==> flow/design.v <==
`timescale 1ns / 1ps
module Elevator_top(
    input One,
    input Two,
    input Three,
    input Four,
    input Clk,
    input Open,
	 input Resetn,
    output First,
    output Second,
    output Third,
    output Fourth,
    output Door
    );
	 parameter A = 5'b00000, B = 5'b00001, C = 5'b00010, D = 5'b00011, E = 5'b00100, F = 5'b00101,
	 G = 5'b00110, H = 5'b00111, I = 5'b01000, J = 5'b01001, K = 5'b01010, L = 5'b01011, M = 5'b01100, N = 5'b01101,
	 O = 5'b01110, P = 5'b01111, Q = 5'b10000, R = 5'b10001, S = 5'b10010, T = 5'b10011 ;
   (* FSM_ENCODING="SEQUNTIAL", SAFE_IMPLEMENTATION="NO" *) reg [4:0] state = A;
   always@(posedge Clk)
      if (Resetn) begin
         state <= A;
      end
      else
         (* FULL_CASE, PARALLEL_CASE *) case (state)
				A : begin
               if (One)
                  state <= B;
               else if (Two | Three | Four)
                  state <= F;
               else
                  state <= A;
            end
				B : begin
               state <= C;
            end
				C : begin
               state <= D;
            end
				D : begin
               state <= E;
            end
				E : begin
               if (Open)
						state <= B;
					else
						state <= A;
            end
				F : begin
               if (Two)
                  state <= G;
               else if (Three | Four)
                  state <= K;
					else if (One)
                  state <= A;
               else
                  state <= F;
            end
				G : begin
               state <= H;
            end
				H : begin
               state <= I;
            end
				I : begin
               state <= J;
            end
				J : begin
               if (Open)
						state <= G;
					else
						state <= F;
            end
				K : begin
               if (Three)
                  state <= L;
               else if (Four)
                  state <= P;
					else if (One | Two)
                  state <= F;
               else
                  state <= K;
            end
				L : begin
               state <= M;
            end
				M : begin
               state <= N;
            end
				N : begin
               state <= O;
            end
				O : begin
               if (Open)
						state <= L;
					else
						state <= K;
            end
				P : begin
               if (Four)
                  state <= Q;
               else if (Two | Three | One)
                  state <= K;
               else
                  state <= P;
            end
				Q : begin
               state <= R;
            end
				R : begin
               state <= S;
            end
				S : begin
               state <= T;
            end
				T : begin
               if (Open)
						state <= Q;
					else
						state <= P;
            end
         endcase
   assign First = (state == A|state == B| state == C| state == D| state == E);
   assign Second = (state == F| state == G | state == H| state == I| state == J);
	assign Third = (state == K | state == L | state == M | state == N|state == O);
   assign Fourth = (state == P| state == Q| state == R| state == S| state == T);
	assign Door = (state == B| state == C| state == D|state == E|state == G|
	               state == H| state == I| state == J| state == L| state == M|
						state == N| state == O| state == Q| state == R| state == S|state == T);
endmodule
-- Step by step through the tools: Elevator_top
The steps from the RTL of Elevator_top to its reports follow in flow order.
Lines are those of the file above, counted from 1.
Operators carry their Yosys type and port widths (W data, S select, Z words).
Library cell names are shortened.
Not given: --
- top module: Elevator_top
- clock input: Clk
- cell library: sky130hd
- library corner: tt_025C_1v80

-- Word level
Source: Yosys, flattened and elaborated, memories not mapped. Widths are those after wreduce. Registers that Yosys merges into a memory's read port (data or address) are not register bits. Print and check cells do not count.
- reductions and logical operators: 2
- noted order comparisons: 0
- mux-type cells at 15
- noted div/mod/pow operators: 0
- noted shifts and indexed selects: 0
- multipliers at 0
- noted bitwise logic cells: 36
- noted add/sub/neg operators: 0
- noted equal/unequal tests: 19
- operator list (cell ; number):
    $pmux W5 S20 ; 1
    $eq A5 B4 Y1 const B ; 8
    $or A1 B1 Y1 ; 36
    $reduce_bool A20 Y1 ; 1
    $eq A5 B3 Y1 const B ; 4
    $eq A5 B5 Y1 const B ; 4
    $mux W4 ; 5
    $mux W3 ; 4
    $eq A5 B2 Y1 const B ; 2
    $mux W5 ; 2
    $eq A5 B1 Y1 const B ; 1
    $logic_not A5 Y1 ; 1
    $mux W2 ; 1
    $mux W1 ; 2
- memory cells: 0
- memory bits (read-only) at 0
- clocked read ports x word width: 0
- noted RAM bits: 0
- flip-flop bits (word level) at 5
- bits in latches at 0
- input bits at 7

-- Logic depth
Depth = most cells in a row (Yosys ltp): at word level without a register or memory, in the mapped netlist without a sequential cell, where the memories' decode and read muxes count.
- depth in word-level cells: 16
- noted ABC_AREA: 0
- depth in mapped cells: 6
- noted mapped depth without buffers: 4

-- Netlist
Source: synth_stat.txt of the flow (Yosys; design flattened, memories mapped). It holds for the ABC_AREA given above (unset counts as 0); a run with the other value may have another netlist.
- cell types (cell type ; number ; area in all (um^2)):
    dfxtp_1 ; 5 ; 100.096
    nor2_1 ; 14 ; 52.55
    a21oi_1 ; 9 ; 45.043
    nor3_1 ; 9 ; 45.043
    buf_2 ; 8 ; 40.038
    mux2i_1 ; 3 ; 30.029
    o21ai_0 ; 6 ; 30.029
    nor4_4 ; 1 ; 21.27
    nor2b_1 ; 3 ; 18.768
    a221oi_1 ; 2 ; 17.517
    o311ai_0 ; 2 ; 17.517
    a311oi_2 ; 1 ; 15.014
    nand2_1 ; 4 ; 15.014
    o211ai_1 ; 2 ; 15.014
    o31ai_1 ; 2 ; 15.014
    nand2b_1 ; 2 ; 12.512
    o22ai_1 ; 2 ; 12.512
    buf_6 ; 1 ; 11.261
Other cell types: 23; their cells: 26.
- mapped cells at 102
- buffers: 10
- flip-flops: 5
- sequential area at 100.1 um^2
- chip area (Yosys): 693.2 um^2

-- Timing after synthesis
OpenSTA on the mapped netlist: ideal clock, no wires. The path of least setup slack (recovery checks aside). Input and output delay are each 20% of the period. Register names are those of the netlist, which keeps one name where synthesis merged equal registers.
- path kind: register -> output
- from: register state[2]
- to: output port Second
- driving pins on the path at 7
- noted period: 2.13 ns
- data required time: 1.704 ns
- delay of the path: 1.038 ns
- path buffers: 2
- arrival time: 1.038 ns
- external output delay: 0.426 ns
- setup slack: 0.666 ns
- noted period reached after synthesis: 1.464 ns
"delay of the path" is the arrival time less input delay plus setup time.
At an output port there is no setup time.
"driving pins on the path": output pins that drive a net of the path, with the launching flip-flop's if there is one; two outputs of one cell count as two.
"period reached after synthesis" = period - worst setup slack (recovery checks aside). The figure is calculated, with input and output delays left at 20% of the set period.
The rows between start and end are the longest chain of elaborated cells between them; the timing report does not say that the signal goes this way. Where chains are equally long, one stands for them.
Each line given opens the expression or statement behind the cell; cells for indexed reads and writes are added by Yosys, which also makes memories of some case tables.
At most two assigning lines are given for a register; there are more.
- path through: dfxtp_1 buf_2 buf_2 inv_1 nor2_1 mux2i_1 nor2_1
- noted length of the longest elaborated chain: 5
- elaborated cells between the ends (all ways): 9
- RTL lines, path after synthesis (item ; RTL line ; RTL):
    from (decl) ; 19 ; (* FSM_ENCODING="SEQUNTIAL", SAFE_IMPLEMENTATION="NO" *) reg [4:0] state = A;
    from (assign) ; 22 ; state <= A;
    from (assign) ; 28 ; state <= B;
    $eq A5 B3 Y1 ; 124 ; assign Second = (state == F| state == G | state == H| state == I| state == J);
    $or A1 B1 Y1 x4 ; 124 ;
    to (decl) ; 11 ; output Second,

-- Path in the finished layout
Path of least setup slack in the final report of flow run 1 (OpenROAD, finished layout, wires in). Where an end is a register, its clock arrival counts in the times.
- path kind: register -> output
- from: register state[3]
- to: output port First
- path buffers: 2
- data required time: 1.62 ns
- external output delay: 0.41 ns
- noted period: 2.03 ns
- driving pins on the path at 4
- setup slack: 0.09 ns
- arrival time: 1.53 ns
The rows between start and end are the longest chain of elaborated cells between them; the timing report does not say that the signal goes this way. Where chains are equally long, one stands for them.
At most two assigning lines are given for a register; there are more.
- path through: dfxtp_4 buf_4 nor3_1 clkdlybuf4s50_1
- noted length of the longest elaborated chain: 5
- elaborated cells between the ends (all ways): 9
- RTL lines, path after layout (item ; RTL line ; RTL):
    from (decl) ; 19 ; (* FSM_ENCODING="SEQUNTIAL", SAFE_IMPLEMENTATION="NO" *) reg [4:0] state = A;
    from (assign) ; 22 ; state <= A;
    from (assign) ; 28 ; state <= B;
    $logic_not A5 Y1 ; 123 ; assign First = (state == A|state == B| state == C| state == D| state == E);
    $or A1 B1 Y1 x4 ; 123 ;
    to (decl) ; 10 ; output First,

Add stored flow runs of Elevator_top

Below are 2 stored runs of the flow (Yosys, OpenROAD; platform sky130hd) on Elevator_top, each with its settings and what was measured, unordered. Constraints: input delay and output delay 20% of the set period each, output load 0.01 pF.
By "time on the worst setup path" is meant the share of the clock period that the worst setup path is allowed (20% is reserved at inputs, 20% at outputs), minus its slack. Clock arrival times at its registers enter into it.
"total power of the final layout" rests on the timing tool's default activity at the inputs, not on a simulated workload.

Flow run 1
Settings were period_ns = 2.03; CORE_UTILIZATION = 28; PLACE_DENSITY_LB_ADDON = 0.21; CORE_ASPECT_RATIO = 1.04; ABC_AREA = 0; GPL_TIMING_DRIVEN = 1; CTS_CLUSTER_SIZE = 75; MIN_ROUTING_LAYER = met2; MAX_ROUTING_LAYER = met4; CAP_MARGIN = 20; CORE_MARGIN = 2; SLEW_MARGIN = 20
- total power of the final layout at 1081 uW
- noted the overall die area: 2889.7 um^2
- worst hold slack in the final report: 0.583 ns
- noted the Yosys chip area after synthesis: 693.2 um^2
- noted the smallest setup slack: 0.089 ns
- time on the worst setup path at 1.53 ns
- kind of the worst setup path: register -> output
- final utilization at 41.5%

Flow run 2
Settings were period_ns = 1.91; CORE_UTILIZATION = 35; SETUP_SLACK_MARGIN = -0.0; CORE_MARGIN = 7; CELL_PAD_IN_SITES_GLOBAL_PLACEMENT = 0; TNS_END_PERCENT = 10; ABC_AREA = 0; GPL_TIMING_DRIVEN = 1; GPL_ROUTABILITY_DRIVEN = 1; CTS_CLUSTER_SIZE = 60; CAP_MARGIN = 30; SLEW_MARGIN = 20
- total power of the final layout at 1095 uW
- noted the overall die area: 3422.2 um^2
- worst hold slack in the final report: 0.657 ns
- noted the Yosys chip area after synthesis: 693.2 um^2
- noted the smallest setup slack: 0.122 ns
- time on the worst setup path at 1.41 ns
- kind of the worst setup path: register -> output
- final utilization at 54.7%
